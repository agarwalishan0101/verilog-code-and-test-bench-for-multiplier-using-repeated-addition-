==> flow/design.v <==
module PIPO1 ( dout , din, ld,clk);
    input [15: 0 ] din;
    input ld,clk;
    output reg [15:0] dout;
    always @(posedge clk)
        if (ld) 
            dout <= din;
endmodule
module PIPO2( dout , din, ld, clr,clk );
     input [15: 0 ] din;
    input ld,clk, clr;
    output reg [15:0] dout;
    always @(posedge clk)
        if (clr) 
            dout <= 16'b0;
        else if (ld) 
                dout <= din;
endmodule
module add(out , a , b );
    input [15: 0 ] a,b;
    output reg [15:0] out;
    always @(*)
        out = a + b;
endmodule
module comp( eqz , data);
    input[15:0] data;
    output eqz;
    assign eqz = (data==0);
endmodule
module cntr( dout, din, ld, dec, clk);
    input [15:0]din;
    input ld, dec,clk;
    output reg [ 15:0] dout;
    always @(posedge clk)
        if (ld) dout <= din;
        else if (dec) dout <= dout-1;
endmodule
module controller( lda, ldb, ldp, clrp, decb,done, clk, eqz, start);
    input clk , eqz, start;
    output reg lda,ldb,ldp, clrp,decb,done;
    reg [2:0] state;
    parameter s0=3'b000;
    parameter s1=3'b001;
    parameter s2=3'b010;
    parameter s3=3'b011;
    parameter s4=3'b100;
    always @ ( posedge clk)
        begin 
        case (state)
            s0: if ( start) state <= s1;
            s1: state <= s2;
            s2: state <= s3;
            s3: #2 if (eqz) state <= s4;
                    else state <=s3;
            s4: state <= s4;
        default : state <= s0;
        endcase 
    end
    always @ ( state)
        begin 
        case (state)
            s0: begin #1 lda=0 ;ldb=0 ;ldp=0 ;clrp= 0;decb=0 ;done = 0 ;end
            s1: begin #1 lda=1 ;done = 0 ;end
            s2: begin #1 lda= 0;ldb=1;clrp=1 ;done = 0 ;end
            s3: begin #1 ldb=0; ldp= 1 ;clrp= 0;decb=1 ;done = 0 ;end
            s4: begin #1 done= 1  ;ldb=0 ;ldp= 0 ;decb=0 ;end
            default begin #1 lda = 0 ; ldb = 0; ldp = 0; clrp= 0 ; decb=0;done = 0 ; end
        endcase
        end
endmodule
module mul(eqz, lda,ldb,ldp,clrp,decb,data_in,clk, product);
    input lda,ldb,ldp,clrp,decb,clk;  
    input [15:0] data_in;
    output eqz;  
    wire [15:0] x,y,z,bout,bus;
    output [15:0] product;
    assign bus = data_in; 
    assign product = y;
    PIPO1 A (x, bus, lda, clk);
    PIPO2 P ( y,z,ldp,clrp,clk);
    cntr B ( bout, bus, ldb, decb, clk);
    add d ( z,x,y);
    comp e ( eqz, bout);
endmodule
# Reports on mul
# What the tools print for mul, step after step.
# Lines are those of the file above, counted from 1.
# Operators: Yosys type, input widths -> output width; for muxes data width and select width s.
inputs:
  design: "mul"
  clk_port: "clk"
  lib: "sky130hd"
  corner: "tt_025C_1v80"

# Word-level counts
# Source: Yosys, flattened and elaborated, memories not mapped. Widths are those after wreduce. Registers that Yosys merges into a memory's read port (data or address) are not register bits. Print and check cells do not count. Equal cells are merged and count once.
op_classes:
  add_sub_neg: 2
  n_mux: 2
  reduce_and_logical: 2
op_table:
  columns: ["cell", "n"]
  rows:
  - ["$mux 16", 2]
  - ["$sub 16x1->16 const B", 1]
  - ["$add 16x16->16", 1]
  - ["$logic_not 16->1", 1]
  - ["$reduce_bool 2->1", 1]
bits:
  out_inout_bits: 17
  reg_bits: 48
  in_bits: 22

# Logic depth
# Depth = most cells in a row (Yosys ltp): at word level without a register or memory, in the mapped netlist without a sequential cell, where the memories' decode and read muxes count.
logic_depth:
  word_depth: 3
  abc_area: 0
  ltp_mapped: 8
  mapped_depth_nobuf: 8

# Mapped cells and area
# Source: synth_stat.txt of the flow (Yosys; design flattened, memories mapped). It holds for the ABC_AREA given above (unset counts as 0); a run with the other value may have another netlist.
mapped:
  yosys_area_mm2: 0.0026801
  buffers: 8
  ff_cells: 48
  cells: 265
types:
  columns: ["type", "n", "type_area_um2"]
  rows:
  - ["sky130_fd_sc_hd__edfxtp_1", 32, 960.922]
  - ["sky130_fd_sc_hd__dfxtp_1", 16, 320.307]
  - ["sky130_fd_sc_hd__ha_1", 16, 200.192]
  - ["sky130_fd_sc_hd__nand2_1", 35, 131.376]
  - ["sky130_fd_sc_hd__xnor2_1", 15, 131.376]
  - ["sky130_fd_sc_hd__o21ai_0", 18, 90.086]
  - ["sky130_fd_sc_hd__nor2_1", 22, 82.579]
  - ["sky130_fd_sc_hd__a21oi_1", 12, 60.058]
  - ["sky130_fd_sc_hd__mux2i_1", 6, 60.058]
  - ["sky130_fd_sc_hd__xor2_1", 6, 52.55]
  - ["sky130_fd_sc_hd__nor3_1", 8, 40.038]
  - ["sky130_fd_sc_hd__nor2b_1", 5, 31.28]
  - ["sky130_fd_sc_hd__inv_1", 8, 30.029]
  - ["sky130_fd_sc_hd__nand3_1", 6, 30.029]
  - ["sky130_fd_sc_hd__clkbuf_1", 7, 26.275]
  - ["sky130_fd_sc_hd__and3_1", 4, 25.024]
  - ["sky130_fd_sc_hd__o22ai_1", 4, 25.024]
  - ["sky130_fd_sc_hd__a21o_1", 3, 22.522]
# Other cell types: 33; their cells: 42.
# The figures by module come from a second, unflattened synthesis with its own total; it is not the netlist above.
hier_totals:
  hier_cells: 259
  hier_area_mm2: 0.0027614
# Each row is one instance without its submodules.
by_module:
  columns: ["mod", "cells", "area_mm2", "seq_area_mm2", "n_inst"]
  rows:
  - ["cntr", 88, 0.0009422, 0.0004805, 1]
  - ["add", 98, 0.0007244, 0, 1]
  - ["PIPO2", 52, 0.0005806, 0.0003203, 1]
  - ["PIPO1", 16, 0.0004805, 0.0004805, 1]
  - ["comp", 5, 0.0000338, 0, 1]
  - ["mul", 0, 0, 0, 1]

# Timing after synthesis
# Path of least setup slack by OpenSTA after synthesis, without wires, with an ideal clock, recovery checks aside; 20% of the period is set as input and as output delay. Where synthesis merged equal registers, the netlist keeps one of their names.
synth_timing:
  kind: "register -> register"
  from: "register P.dout[0]"
  to: "register P.dout[12]"
  t_first_pin_ps: 0
  tclk_ps: 2270
  path_slack_ps: 44
  delay_ps: 2225
  arrival_time_ps: 2130
  stages: 9
  synth_period_reached_ps: 2226
# "delay_ps" is the arrival time less input delay plus setup time.
# "stages": output pins that drive a net of the path, with the launching flip-flop's if there is one; two outputs of one cell count as two.
# "synth_period_reached_ps" = period - worst setup slack (recovery checks aside). The figure is calculated, with input and output delays left at 20% of the set period.
# The rows between start and end are the longest chain of elaborated cells between them; the timing report does not say that the signal goes this way. Where chains are equally long, one stands for them.
# A line is the first line of the expression or statement that the cell stems from. Yosys adds cells for indexed reads and writes and turns some case tables into memories.
synth_between:
  cell_sequence: "sky130_fd_sc_hd__dfxtp_1 sky130_fd_sc_hd__ha_1 sky130_fd_sc_hd__fa_1 sky130_fd_sc_hd__a21oi_1 sky130_fd_sc_hd__o22ai_1 sky130_fd_sc_hd__and3_1 sky130_fd_sc_hd__or2_1 sky130_fd_sc_hd__o31a_1 sky130_fd_sc_hd__o311ai_1"
  elab_chain_len: 1
synth_rtl:
  columns: ["element", "line", "source"]
  rows:
  - ["from (decl)", 12, "output reg [15:0] dout;"]
  - ["from (assign)", 15, "dout <= 16'b0;"]
  - ["from (assign)", 17, "dout <= din;"]
  - ["$add 16x16->16", 23, "out = a + b;"]
  - ["to (assign)", 15, null]
  - ["to (assign)", 17, null]
  - ["to (decl)", 12, null]

# Timing after layout
# From the final timing report of record 1: the path of least setup slack in the routed layout; clock arrival at registers is part of the times.
# The report prints the path's times to 10 ps; the period is as set.
layout_timing:
  kind: "register -> output"
  from: "register B.dout[0]"
  to: "output port eqz"
  t_first_pin_ps: 280
  tclk_ps: 3930
  arrival_time_ps: 2670
  stages: 8
  path_slack_ps: 480
# The rows between start and end are the longest chain of elaborated cells between them; the timing report does not say that the signal goes this way. Where chains are equally long, one stands for them.
layout_between:
  cell_sequence: "sky130_fd_sc_hd__edfxtp_1 sky130_fd_sc_hd__inv_1 sky130_fd_sc_hd__ha_1 sky130_fd_sc_hd__nor2b_1 sky130_fd_sc_hd__nand2_1 sky130_fd_sc_hd__nor3_1 sky130_fd_sc_hd__nor4bb_1 sky130_fd_sc_hd__clkdlybuf4s50_1"
  elab_chain_len: 1
layout_rtl:
  columns: ["element", "line", "source"]
  rows:
  - ["from (decl)", 33, "output reg [ 15:0] dout;"]
  - ["from (assign)", 35, "if (ld) dout <= din;"]
  - ["from (assign)", 36, "else if (dec) dout <= dout-1;"]
  - ["$logic_not 16->1", 28, "assign eqz = (data==0);"]
  - ["to (decl)", 74, "output eqz;"]

# Design mul on sky130hd. What follows are 2 stored runs of the flow, each under its own settings; their order means nothing. The constraints put input and output delay at 20% of the set period each and load the outputs with 0.01 pF.
# "period_less_ws_ps" means the clock period less the worst setup slack. The figure is calculated, with input and output delays left at 20% of the set period.
# "worst_path_allowed_less_slack_ps" is the time allowed to the run's worst setup path (the clock period less input and output delay, where it has them) less its slack. Clock arrival times count: a late capture clock shortens it, a late launch clock lengthens it.
# "power_total_w" rests on the timing tool's default activity at the inputs, not on a simulated workload.
# "worst_path_allowed_less_slack_ps" is known to 10 ps.
runs:
  - name: "record 1"
    settings:
      period_ns: 3.93
      CORE_UTILIZATION: 28
      SETUP_SLACK_MARGIN: -0.36
      PLACE_DENSITY_LB_ADDON: 0.12
      CORE_ASPECT_RATIO: 1.98
      CELL_PAD_IN_SITES_GLOBAL_PLACEMENT: 1
      TNS_END_PERCENT: 50
      CTS_CLUSTER_SIZE: 34
      CAP_MARGIN: 0
      SLEW_MARGIN: 10
      CORE_MARGIN: 2
    results:
      synthArea_mm2: 0.0026801
      die_area_mm2: 0.0104166
      finish.stdcell_area_mm2: 0.0033507
      finalUtil_frac: 0.357
      ws_setup_ps: 476
      setupTns_ps: 0
      holdWs_ps: 514
      power_total_w: 0.001582
      period_less_ws_ps: 3454
      worst_path_allowed_less_slack_ps: 2670
      worst_path_kind: "register -> output"
  - name: "record 2"
    settings:
      period_ns: 2.28
      CORE_UTILIZATION: 50
      PLACE_DENSITY_LB_ADDON: 0.16
      HOLD_SLACK_MARGIN: -0.0
      ABC_AREA: 1
      GPL_TIMING_DRIVEN: 1
      GPL_ROUTABILITY_DRIVEN: 0
      CTS_CLUSTER_SIZE: 62
      CTS_CLUSTER_DIAMETER: 76
      MAX_ROUTING_LAYER: "met5"
      CAP_MARGIN: 20
      CORE_MARGIN: 2
      SLEW_MARGIN: 20
    results:
      synthArea_mm2: 0.0029954
      die_area_mm2: 0.006626
      finish.stdcell_area_mm2: 0.0036472
      finalUtil_frac: 0.623
      ws_setup_ps: 110
      setupTns_ps: 0
      holdWs_ps: 547
      power_total_w: 0.002307
      period_less_ws_ps: 2170
      worst_path_allowed_less_slack_ps: 1710
      worst_path_kind: "register -> output"
